==> flow/design.v <==
module ALU #(
    parameter 
              DATA_WIDTH = 32
)(
    input logic [DATA_WIDTH-1:0] ALUop1,
    input logic ALUsrc,
    input logic [DATA_WIDTH-1:0] regOp2,
    input logic [DATA_WIDTH-1:0] ImmOp,
    input logic [2:0] ALUctrl,
    output logic [DATA_WIDTH-1:0] ALUout,
    output logic EQ
);
    logic [DATA_WIDTH-1:0] ALUop2;
    assign ALUop2 = ALUsrc ? ImmOp : regOp2;
    always_comb begin
        casez (ALUctrl)
           3'b000:  ALUout = ALUop1 + ALUop2;
           3'b001:  ALUout = 32'b0;
           3'b010:  ALUout = 32'b0;
           3'b011:  ALUout = 32'b0;
           3'b100:  ALUout = 32'b0;
           3'b110:  ALUout = 32'b0;
           3'b101:  ALUout = 32'b0;
           default: ALUout = 0;
         endcase
     end
     assign EQ =  (ALUop1 == ALUop2) ? 1:0;
endmodule
module ram #(
    parameter ADDRESS_WIDTH = 5,
              DATA_WIDTH = 32
)(
    input logic clk,
    input logic [ADDRESS_WIDTH-1:0] AD1,    
    input logic [ADDRESS_WIDTH-1:0] AD2,
    input logic [ADDRESS_WIDTH-1:0] AD3,
    input logic WE3,
    input logic [DATA_WIDTH-1:0] WD3,
    output logic [DATA_WIDTH-1:0] a0,
    output logic [DATA_WIDTH-1:0] RD1,
    output logic [DATA_WIDTH-1:0] RD2
);
    logic [DATA_WIDTH-1:0] ram_array [2**ADDRESS_WIDTH-1:0];
    always_comb begin
        RD1 = ram_array[AD1];
        RD2 = ram_array [AD2];
    end
    initial begin
        for (int i = 0; i< $size(ram_array); i++) begin
            ram_array[i] = 32'b0;
        end
    end
    always_ff @ (posedge clk) begin
        if (WE3)  ram_array[AD3] <= WD3;
    end
    assign a0 = ram_array[10];
endmodule
 module red_top #(
    parameter ADDRESS_WIDTH = 5,
              ALUctrl_WIDTH = 3,
              DATA_WIDTH = 32
)(
  input logic clk,
  input logic [DATA_WIDTH-1:0] ImmOp,
  input logic RegWrite,
  input logic [ALUctrl_WIDTH-1:0] ALUctrl,
  input logic ALUsrc,
  input logic [ADDRESS_WIDTH-1:0] rs1,
  input logic [ADDRESS_WIDTH-1:0] rs2,
  input logic [ADDRESS_WIDTH-1:0] rd,
  output logic  EQ,
  output logic [DATA_WIDTH-1:0] a0
);
   logic [DATA_WIDTH-1:0] ALUop1;
   logic [DATA_WIDTH-1:0] regOp2;
   logic [DATA_WIDTH-1:0] ALUout;
ram ram (
  .clk (clk),
  .AD1 (rs1),
  .AD2 (rs2),
  .AD3 (rd),
  .WE3 (RegWrite),
  .WD3 (ALUout),
  .a0 (a0),
  .RD1 (ALUop1),
  .RD2 (regOp2)
);
ALU ALU (
   .ALUop1 (ALUop1),
   .ALUsrc (ALUsrc),
   .ImmOp (ImmOp),
   .regOp2 (regOp2),
   .ALUctrl (ALUctrl),
   .ALUout (ALUout),
   .EQ (EQ)
);
endmodule
Reports on red_top
The steps from the RTL of red_top to its reports follow in flow order.
Lines are those of the file above, counted from 1.
Operators carry their Yosys type and port widths (W data, S select, Z words).
Not given: --

inputs
  design top = red_top
  clock input = clk
  standard-cell library = sky130hd
  library corner = tt_025C_1v80

After elaboration
Source: Yosys, flattened and elaborated, memories not mapped. Widths are those after wreduce; folded enables and synchronous resets count as part of the registers. Registers that Yosys merges into a memory's read port (data or address) are not register bits. Print and check cells do not count. Equal cells are merged and count once.
Yosys's memory passes give these memory sizes; they may raise the number of words (mostly to a power of two), join words into wider ones and drop unused or constant bits.

bit counts
  register bits = 0
  bits in writable memories = 1024
  memories = 1
  elaborated cells = 10

cells by class
  $add $sub $neg = 1
  equality and inequality tests = 1
  multiplexer cells = 6
  reductions and logical operators = 1

memory list
  name           words  bits a word  rd ports  write ports  RTL line  text
  ram.ram_array  32     32           3         1            43        logic [DATA_WIDTH-1:0] ram_array [2**ADDRESS_WIDTH-1:0];

operator list
  kind              number
  $mux W32          3
  $add A32 B32 Y32  1
  $eq A32 B32 Y1    1
  $mux W5           1
  $logic_not A3 Y1  1
  $mux W1           2

Logic depth
Depth = most cells in a row (Yosys ltp): at word level without a register or memory, in the mapped netlist without a sequential cell, where the memories' decode and read muxes count.

depth
  depth after elaboration = 4
  ABC_AREA = 0
  depth in mapped cells = 19
  mapped depth without buffers = 15

Synthesis result
Yosys stat after the flow's synthesis: flattened, memories mapped to cells. It holds for the ABC_AREA given above (unset counts as 0); a run with the other value may have another netlist.
Totals and module areas in this step are rounded.

mapped netlist
  standard cells after synthesis = 2286
  cell area after synthesis = 49000 sq um
  area of sequential cells = 31000 sq um
  mapped flip-flops = 1024

cell types
  cell type                  number  total area (sq um)
  sky130_fd_sc_hd__edfxtp_1  1024    3.07E+04
  sky130_fd_sc_hd__mux4_2    631     1.42E+04
  sky130_fd_sc_hd__mux2i_1   45      450.432
  sky130_fd_sc_hd__ha_1      31      387.872
  sky130_fd_sc_hd__mux2_2    33      371.606
  sky130_fd_sc_hd__clkbuf_1  97      364.099
  sky130_fd_sc_hd__nor2_1    69      258.998
  sky130_fd_sc_hd__nand2_1   56      210.202
  sky130_fd_sc_hd__o21ai_1   38      190.182
  sky130_fd_sc_hd__buf_2     31      155.149
  sky130_fd_sc_hd__buf_1     40      150.144
  sky130_fd_sc_hd__a21oi_1   21      105.101
  sky130_fd_sc_hd__xor2_1    12      105.101
  sky130_fd_sc_hd__xnor2_1   11      96.342
  sky130_fd_sc_hd__a21o_1    9       67.565
  sky130_fd_sc_hd__o21ai_0   13      65.062
  sky130_fd_sc_hd__nand2b_1  9       56.304
  sky130_fd_sc_hd__nor4_1    9       56.304

Other cell types: 38; their cells: 107.
By module: a second synthesis without flattening, with its own total; a netlist apart from the flattened one above.

second synthesis, totals
  cell total of the unflattened synthesis = 3712
  area total of the unflattened synthesis = 51000 sq um

Each row is one instance without its submodules.

by module
  module   times used  cells  area (sq um)  sequential area (sq um)
  ram      1           3386   49000         31000
  ALU      1           326    2300          0.0
  red_top  1           0      0.0           0.0

Path before layout
Source: OpenSTA report_checks on the synthesized netlist (no wires, ideal clock, input and output delay 20% of the period each), path of least setup slack; recovery checks are left aside. Register names are those of the netlist, which keeps one name where synthesis merged equal registers.

timing path after synthesis
  kind = input to register
  start point = input port rs1[0]
  end point = memory ram.ram_array[0][25]
  period = 8.31 ns
  setup time = 0.385 ns
  time at the first pin = 1.662 ns
  data arrival time = 6.695 ns
  slack = 1.230 ns
  path delay = 5.418 ns
  driving pins on the path = 15
  buffers on the path = 3
  period reached after synthesis = 7.08 ns

"path delay" = arrival - input delay + setup time.
"driving pins on the path" counts driving pins, that of a launching flip-flop among them; a cell with two outputs on the path counts twice.
"period reached after synthesis" is the clock period less the worst setup slack; recovery checks do not enter. This is arithmetic on one report: input and output delays are still those of the set period (20% each).
Between the ends stands the longest chain of elaborated cells between them, by number of cells; it is not shown to be the way that was timed. Of several equally long chains one is given.
A line is the first line of the expression or statement that the cell stems from. Yosys adds cells for indexed reads and writes and turns some case tables into memories.
The chain passes a memory read, where the word-level depth is cut; so it can be longer than that depth.

between the ends, after synthesis
  path through = sky130_fd_sc_hd__buf_2 -> sky130_fd_sc_hd__buf_2 -> sky130_fd_sc_hd__buf_1 -> sky130_fd_sc_hd__mux4_2 -> sky130_fd_sc_hd__mux4_2 -> sky130_fd_sc_hd__mux2_2 -> sky130_fd_sc_hd__ha_1 -> sky130_fd_sc_hd__o211ai_1 -> sky130_fd_sc_hd__o211ai_1 -> sky130_fd_sc_hd__a221o_1 -> sky130_fd_sc_hd__a31oi_2 -> sky130_fd_sc_hd__o41a_1 -> sky130_fd_sc_hd__o21a_1 -> sky130_fd_sc_hd__o21ai_1 -> sky130_fd_sc_hd__mux2i_1
  cells in the longest elaborated chain = 4
  elaborated cells between the ends (all ways) = 4
  source lines of those cells = 4
  those cells by class = add/sub: 1; mux: 2; memory: 1

ends and longest elaborated chain, after synthesis
  element           RTL line  text
  start, declared   68        input logic [ADDRESS_WIDTH-1:0] rs1,
  $mem_v2 Z32 W32   43        logic [DATA_WIDTH-1:0] ram_array [2**ADDRESS_WIDTH-1:0];
  $add A32 B32 Y32  17        3'b000:  ALUout = ALUop1 + ALUop2;
  $mux W32          16        casez (ALUctrl)
  $mux W32          54        if (WE3)  ram_array[AD3] <= WD3;
  end, declared     43

Timing after layout
From the final timing report of run 1: the path of least setup slack in the routed layout; clock arrival at registers is part of the times.

timing path after layout
  kind = input to output
  start point = input port rs1[1]
  end point = output port EQ
  period = 5.83 ns
  external output delay = 1.17 ns
  time at the first pin = 1.17 ns
  data arrival time = 4.85 ns
  slack = -0.19 ns
  driving pins on the path = 11
  buffers on the path = 4

Between the ends stands the longest chain of elaborated cells between them, by number of cells; it is not shown to be the way that was timed. Of several equally long chains one is given.
The chain passes a memory read, where the word-level depth is cut; so it can be longer than that depth.

between the ends, after layout
  path through = sky130_fd_sc_hd__clkbuf_2 -> sky130_fd_sc_hd__clkbuf_16 -> sky130_fd_sc_hd__buf_2 -> sky130_fd_sc_hd__mux4_2 -> sky130_fd_sc_hd__mux4_2 -> sky130_fd_sc_hd__mux2_2 -> sky130_fd_sc_hd__ha_1 -> sky130_fd_sc_hd__nor4_2 -> sky130_fd_sc_hd__nand4_1 -> sky130_fd_sc_hd__nor3_4 -> sky130_fd_sc_hd__buf_2
  cells in the longest elaborated chain = 3
  elaborated cells between the ends (all ways) = 3
  source lines of those cells = 2
  those cells by class = eq/ne: 1; mux: 1; memory: 1

ends and longest elaborated chain, after layout
  element          RTL line  text
  start, declared  68        input logic [ADDRESS_WIDTH-1:0] rs1,
  $mem_v2 Z32 W32  43        logic [DATA_WIDTH-1:0] ram_array [2**ADDRESS_WIDTH-1:0];
  $eq A32 B32 Y1   27        assign EQ =  (ALUop1 == ALUop2) ? 1:0;
  $mux W1          27
  end, declared    71        output logic  EQ,

==> runs of red_top <==
Design red_top on sky130hd. What follows are 2 stored runs of the flow, each under its own settings; their order means nothing. The constraints put input and output delay at 20% of the set period each and load the outputs with 0.01 pF.
By "worst path time" is meant the share of the clock period that the worst setup path is allowed (20% is reserved at inputs, 20% at outputs), minus its slack. Clock arrival times at its registers enter into it.
By "total power of the final layout" is meant OpenSTA's value without simulated activity: inputs other than the clock are taken to toggle once in ten clock periods, and the tool carries that through the logic.
Measured values are rounded.
Settings: - = not set for that run.
Results: - = not shown.

name                                            run 1            run 2
period_ns                                       5.83             5.87
CORE_UTILIZATION                                49               71
PLACE_DENSITY_LB_ADDON                          0.18             0.08
CORE_MARGIN                                     5                4
TNS_END_PERCENT                                 95               -
GPL_TIMING_DRIVEN                               0                0
CTS_CLUSTER_SIZE                                84               -
CTS_CLUSTER_DIAMETER                            43               270
CAP_MARGIN                                      10               40
MIN_ROUTING_LAYER                               met1             -
SLEW_MARGIN                                     20               20
SETUP_SLACK_MARGIN                              -                0.53
CELL_PAD_IN_SITES_GLOBAL_PLACEMENT              -                0
CELL_PAD_IN_SITES_DETAIL_PLACEMENT              -                2
ABC_AREA                                        -                1
Yosys chip area after synthesis (sq um)         49000            -
die area (sq um)                                110000           -
standard-cell area of the final layout (sq um)  60000            -
utilization after routing (%)                   61               -
setup slack of the worst path (ns)              -0.19            -
worst hold slack after layout (ns)              1.6              -
total power of the final layout (µW)            19000            -
worst path time (ns)                            3.69             -
class of the worst setup path                   input to output  -

Run 2: not finished: placement ended with a tool error
