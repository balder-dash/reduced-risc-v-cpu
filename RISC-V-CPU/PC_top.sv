==> flow/design.v <==
module PC_Reg #(
    parameter WIDTH = 32
)(
  input logic              clk,
  input logic              rst,
  input logic  [WIDTH-1:0] next_PC,
  output logic [WIDTH-1:0] PC
);
always_ff @ (posedge clk, posedge rst)
  if (rst) PC <= 32'b0;
  else     PC <= next_PC;
endmodule
module PC_top #(
  parameter WIDTH = 32
)(
  input logic    clk,
  input logic    rst,
  input logic [WIDTH-1:0] ImmOp, 
  input logic PCsrc,
  output logic [WIDTH-1:0] PC
);
  logic [WIDTH-1:0] inc_PC;
  logic [WIDTH-1:0] branch_PC;
  logic [WIDTH-1:0] next_PC;
  assign inc_PC = PC + 4; 
  assign branch_PC = PC + ImmOp; 
  assign next_PC = PCsrc ? branch_PC : inc_PC;
PC_Reg PC_Reg
 (
  .clk (clk),
  .rst (rst),
  .next_PC (next_PC),
  .PC (PC)
);
endmodule
Reports on PC_top
The steps from the RTL of PC_top to its reports follow in flow order. Lines are those of the file above, counted from 1. Library cell names are shortened. A cell with n/a has no value.

Design top: PC_top. Clock input: clk. Standard-cell library: sky130hd. Timing corner: tt_025C_1v80.

Word-level counts
Source: Yosys, flattened and elaborated, memories not mapped. Widths are those after wreduce; folded enables and synchronous resets count as part of the registers. Registers that Yosys merges into a memory's read port (data or address) are not register bits. Print and check cells do not count. Equal cells are merged and count once.

Cells after elaboration: 4. The entry for register bits reads 32. For input port bits the number is 35. Under output and inout port bits stands 32.

Under multiplexer cells stands 1. For $add $sub $neg the number is 2.

Operators with widths (count): 32-bit by 3-bit adder with 32-bit output with constant B (1); 32-bit adder (1); 32-bit two-way mux (1).

Logic depth
Yosys ltp: most cells in a row. Word level: on the elaborated netlist, between registers, memories and ports. Mapped: between sequential cells and ports; inverters and the memories' decode and read muxes count.

For word-level depth the number is 2. Under ABC_AREA stands 0. The figure for gate-level depth with buffers is 11. The figure for gate-level depth less buffers is 11.

Mapped cells and area
Source: synth_stat.txt of the flow (Yosys; design flattened, memories mapped). It holds for the ABC_AREA given above (unset counts as 0); a run with the other value may have another netlist.

The entry for mapped area reads 3331.9 µm². The figure for flip-flop cells is 32. The figure for buffer cells is 21. Under cells in the netlist stands 420. Area of sequential cells: 800.8 µm².

Cells by type: dfrtp_1 (count 32, area in all 800.768 µm²); ha_1 (count 32, area in all 400.384 µm²); xnor2_1 (count 43, area in all 376.611 µm²); a21oi_1 (count 45, area in all 225.216 µm²); nand2_1 (count 43, area in all 161.405 µm²); nor2_1 (count 34, area in all 127.622 µm²); o21ai_0 (count 25, area in all 125.12 µm²); a21o_1 (count 16, area in all 120.115 µm²); nand3_1 (count 20, area in all 100.096 µm²); clkbuf_1 (count 21, area in all 78.826 µm²); xor2_1 (count 9, area in all 78.826 µm²); nand4_1 (count 12, area in all 75.072 µm²); and3_1 (count 10, area in all 62.56 µm²); mux2i_1 (count 4, area in all 40.038 µm²); and4_1 (count 4, area in all 35.034 µm²); nand2b_1 (count 5, area in all 31.28 µm²); a2111oi_2 (count 2, area in all 30.029 µm²); a211oi_1 (count 4, area in all 30.029 µm²).

Not listed: further types 33, cells in them 59. By module: a second synthesis without flattening, with its own total; a netlist apart from the flattened one above.

Under cells (unflattened synthesis) stands 396. Under area (unflattened synthesis) stands 3228.1 µm².

Rows give one instance, submodules left out.

Modules: PC_top (sequential area 0.0 µm², cells 363, times used 1, area 2423.6 µm²); PC_Reg (sequential area 800.8 µm², cells 33, times used 1, area 804.5 µm²).

Path before layout
Path of least setup slack by OpenSTA after synthesis, without wires, with an ideal clock, recovery checks aside; 20% of the period is set as input and as output delay. Where synthesis merged equal registers, the netlist keeps one of their names.

Path type: input port to flip-flop. Start: input ImmOp[0]. End: register PC_Reg.PC[26]. The entry for delay of the path reads 2.228 ns. Under setup slack stands 1.228 ns. The figure for launch time at the first pin is 0.864 ns. Under buffers on the path stands 0. The figure for data arrival time is 2.993 ns. The figure for driving pins on the path is 11. Under required time stands 4.221 ns. For period the number is 4.32 ns. The figure for input delay is 0.864 ns. For library setup time the number is 0.099 ns. The entry for period reached after synthesis reads 3.092 ns.

"delay of the path" = arrival - input delay + setup time. "driving pins on the path" counts driving pins, that of a launching flip-flop among them; a cell with two outputs on the path counts twice. "period reached after synthesis" is the clock period less the worst setup slack; recovery checks do not enter. This is arithmetic on one report: input and output delays are still those of the set period (20% each). The rows between start and end are the longest chain of elaborated cells between them; the timing report does not say that the signal goes this way. Where chains are equally long, one stands for them. Each line given opens the expression or statement behind the cell; cells for indexed reads and writes are added by Yosys, which also makes memories of some case tables.

Cell sequence: ha_1 -> inv_1 -> fa_1 -> nand2b_1 -> a21oi_1 -> o31ai_1 -> a21oi_1 -> a41oi_1 -> o21ai_1 -> a31oi_1 -> a311oi_1. The figure for length of the longest elaborated chain is 2. Elaborated cells on any way between the ends: 2. The entry for source lines of those cells reads 2. Those cells by class: 1 x add/sub; 1 x mux.

RTL lines, path after synthesis: start, declared (line 18) `input logic [WIDTH-1:0] ImmOp,`; 32-bit adder (line 26) `assign branch_PC = PC + ImmOp;`; 32-bit two-way mux (line 27) `assign next_PC = PCsrc ? branch_PC : inc_PC;`; end, assigned (line 10) `if (rst) PC <= 32'b0;`; end, assigned (line 11) `else     PC <= next_PC;`; end, declared (line 7) `output logic [WIDTH-1:0] PC`.

Path in the finished layout
From the final timing report of entry B: the path of least setup slack in the routed layout; clock arrival at registers is part of the times.

Path type: input port to flip-flop. Start: input ImmOp[0]. End: register PC_Reg.PC[26]. Under buffers on the path stands 1. Under required time stands 5.63 ns. Under setup slack stands 1.16 ns. The figure for data arrival time is 4.47 ns. For library setup time the number is 0.12 ns. The figure for input delay is 1.09 ns. For period the number is 5.46 ns. The figure for launch time at the first pin is 1.09 ns. The figure for driving pins on the path is 12.

The rows between start and end are the longest chain of elaborated cells between them; the timing report does not say that the signal goes this way. Where chains are equally long, one stands for them.

Cell sequence: clkdlybuf4s50_1 -> ha_1 -> inv_1 -> fa_1 -> nand2b_1 -> a21oi_1 -> o31ai_1 -> a21oi_1 -> a41oi_1 -> o21ai_1 -> a31oi_1 -> a311oi_1. The figure for length of the longest elaborated chain is 2. Elaborated cells on any way between the ends: 2. The entry for source lines of those cells reads 2. Those cells by class: 1 x add/sub; 1 x mux.

RTL lines, path post-layout: start, declared (line 18) `input logic [WIDTH-1:0] ImmOp,`; 32-bit adder (line 26) `assign branch_PC = PC + ImmOp;`; 32-bit two-way mux (line 27) `assign next_PC = PCsrc ? branch_PC : inc_PC;`; end, assigned (line 10) `if (rst) PC <= 32'b0;`; end, assigned (line 11) `else     PC <= next_PC;`; end, declared (line 7) `output logic [WIDTH-1:0] PC`.

Below are 2 stored runs of the flow (Yosys, OpenROAD; platform sky130hd) on PC_top, each with its settings and what was measured, unordered. Constraints: input delay and output delay 20% of the set period each, output load 0.01 pF. "achieved period": clock period set for the run, less the worst setup slack. It is reckoned from that one timing run; input and output delays stay at 20% of the period that was set. "time of the worst setup path" means the part of the period allowed to the worst setup path (the constraints hold back 20% at inputs and 20% at outputs) less its slack; where the path has registers, the arrival times of their clocks count too. "total power after layout" is the tool's figure for a default switching activity; nothing was simulated.

Files of entry A:
==> flow/run.sh <==
#!/bin/bash
# the make line also repeats the synthesis and layout settings of config.mk as NAME=value (left out here)
make -C /OpenROAD-flow-scripts/flow DESIGN_CONFIG=/design/flow/config.mk WORK_HOME=/design/flow/orfs CLKGATE_MAP_FILE= finish
==> flow/config.mk <==
export PLATFORM = sky130hd
export DESIGN_NAME = PC_top
export DESIGN_NICKNAME = PC_top
export VERILOG_FILES = /design/flow/design.v
export SDC_FILE = /design/flow/constraint.sdc
export NUM_CORES = 4
export LEC_CHECK = 0
export CAP_MARGIN = 20
export CELL_PAD_IN_SITES_DETAIL_PLACEMENT = 2
export CORE_MARGIN = 6
export CORE_UTILIZATION = 49
export CTS_CLUSTER_DIAMETER = 123
export CTS_CLUSTER_SIZE = 26
export GPL_ROUTABILITY_DRIVEN = 1
export MAX_ROUTING_LAYER = met4
export PLACE_DENSITY_LB_ADDON = 0.17
export SLEW_MARGIN = 40
export TNS_END_PERCENT = 50
==> flow/constraint.sdc <==
create_clock -name core_clock -period 4.93 [get_ports {clk}]
set_input_delay 0.9860 -clock core_clock [delete_from_list [all_inputs] [get_ports {clk}]]
set_output_delay 0.9860 -clock core_clock [all_outputs]
set_load 0.01 [all_outputs]

Outcome of entry A: no final report: placement broke off with DPL-0033.

Files of entry B:
==> flow/run.sh <==
#!/bin/bash
# the make line also repeats the synthesis and layout settings of config.mk as NAME=value (left out here)
make -C /OpenROAD-flow-scripts/flow DESIGN_CONFIG=/design/flow/config.mk WORK_HOME=/design/flow/orfs CLKGATE_MAP_FILE= finish
==> flow/config.mk <==
export PLATFORM = sky130hd
export DESIGN_NAME = PC_top
export DESIGN_NICKNAME = PC_top
export VERILOG_FILES = /design/flow/design.v
export SDC_FILE = /design/flow/constraint.sdc
export NUM_CORES = 4
export LEC_CHECK = 0
export CAP_MARGIN = 20
export CORE_MARGIN = 2
export CORE_UTILIZATION = 40
export SLEW_MARGIN = 20
==> flow/constraint.sdc <==
create_clock -name core_clock -period 5.46 [get_ports {clk}]
set_input_delay 1.0920 -clock core_clock [delete_from_list [all_inputs] [get_ports {clk}]]
set_output_delay 1.0920 -clock core_clock [all_outputs]
set_load 0.01 [all_outputs]

Results of entry B. The total die area reads 9076.4 µm². The standard-cell area after layout is 4150.2 µm². The achieved period stands at 4.302 ns. The lowest hold slack comes to 0.478 ns. The utilization after layout is 51.0%. The worst slack on setup checks is 1.158 ns. For the time of the worst setup path the run shows 3.21 ns. Worst setup path type: input port to flip-flop. The summed negative setup slack comes to 0.000 ns. The measured total power after layout is 2469 uW. The post-synthesis cell area comes to 3331.9 µm².
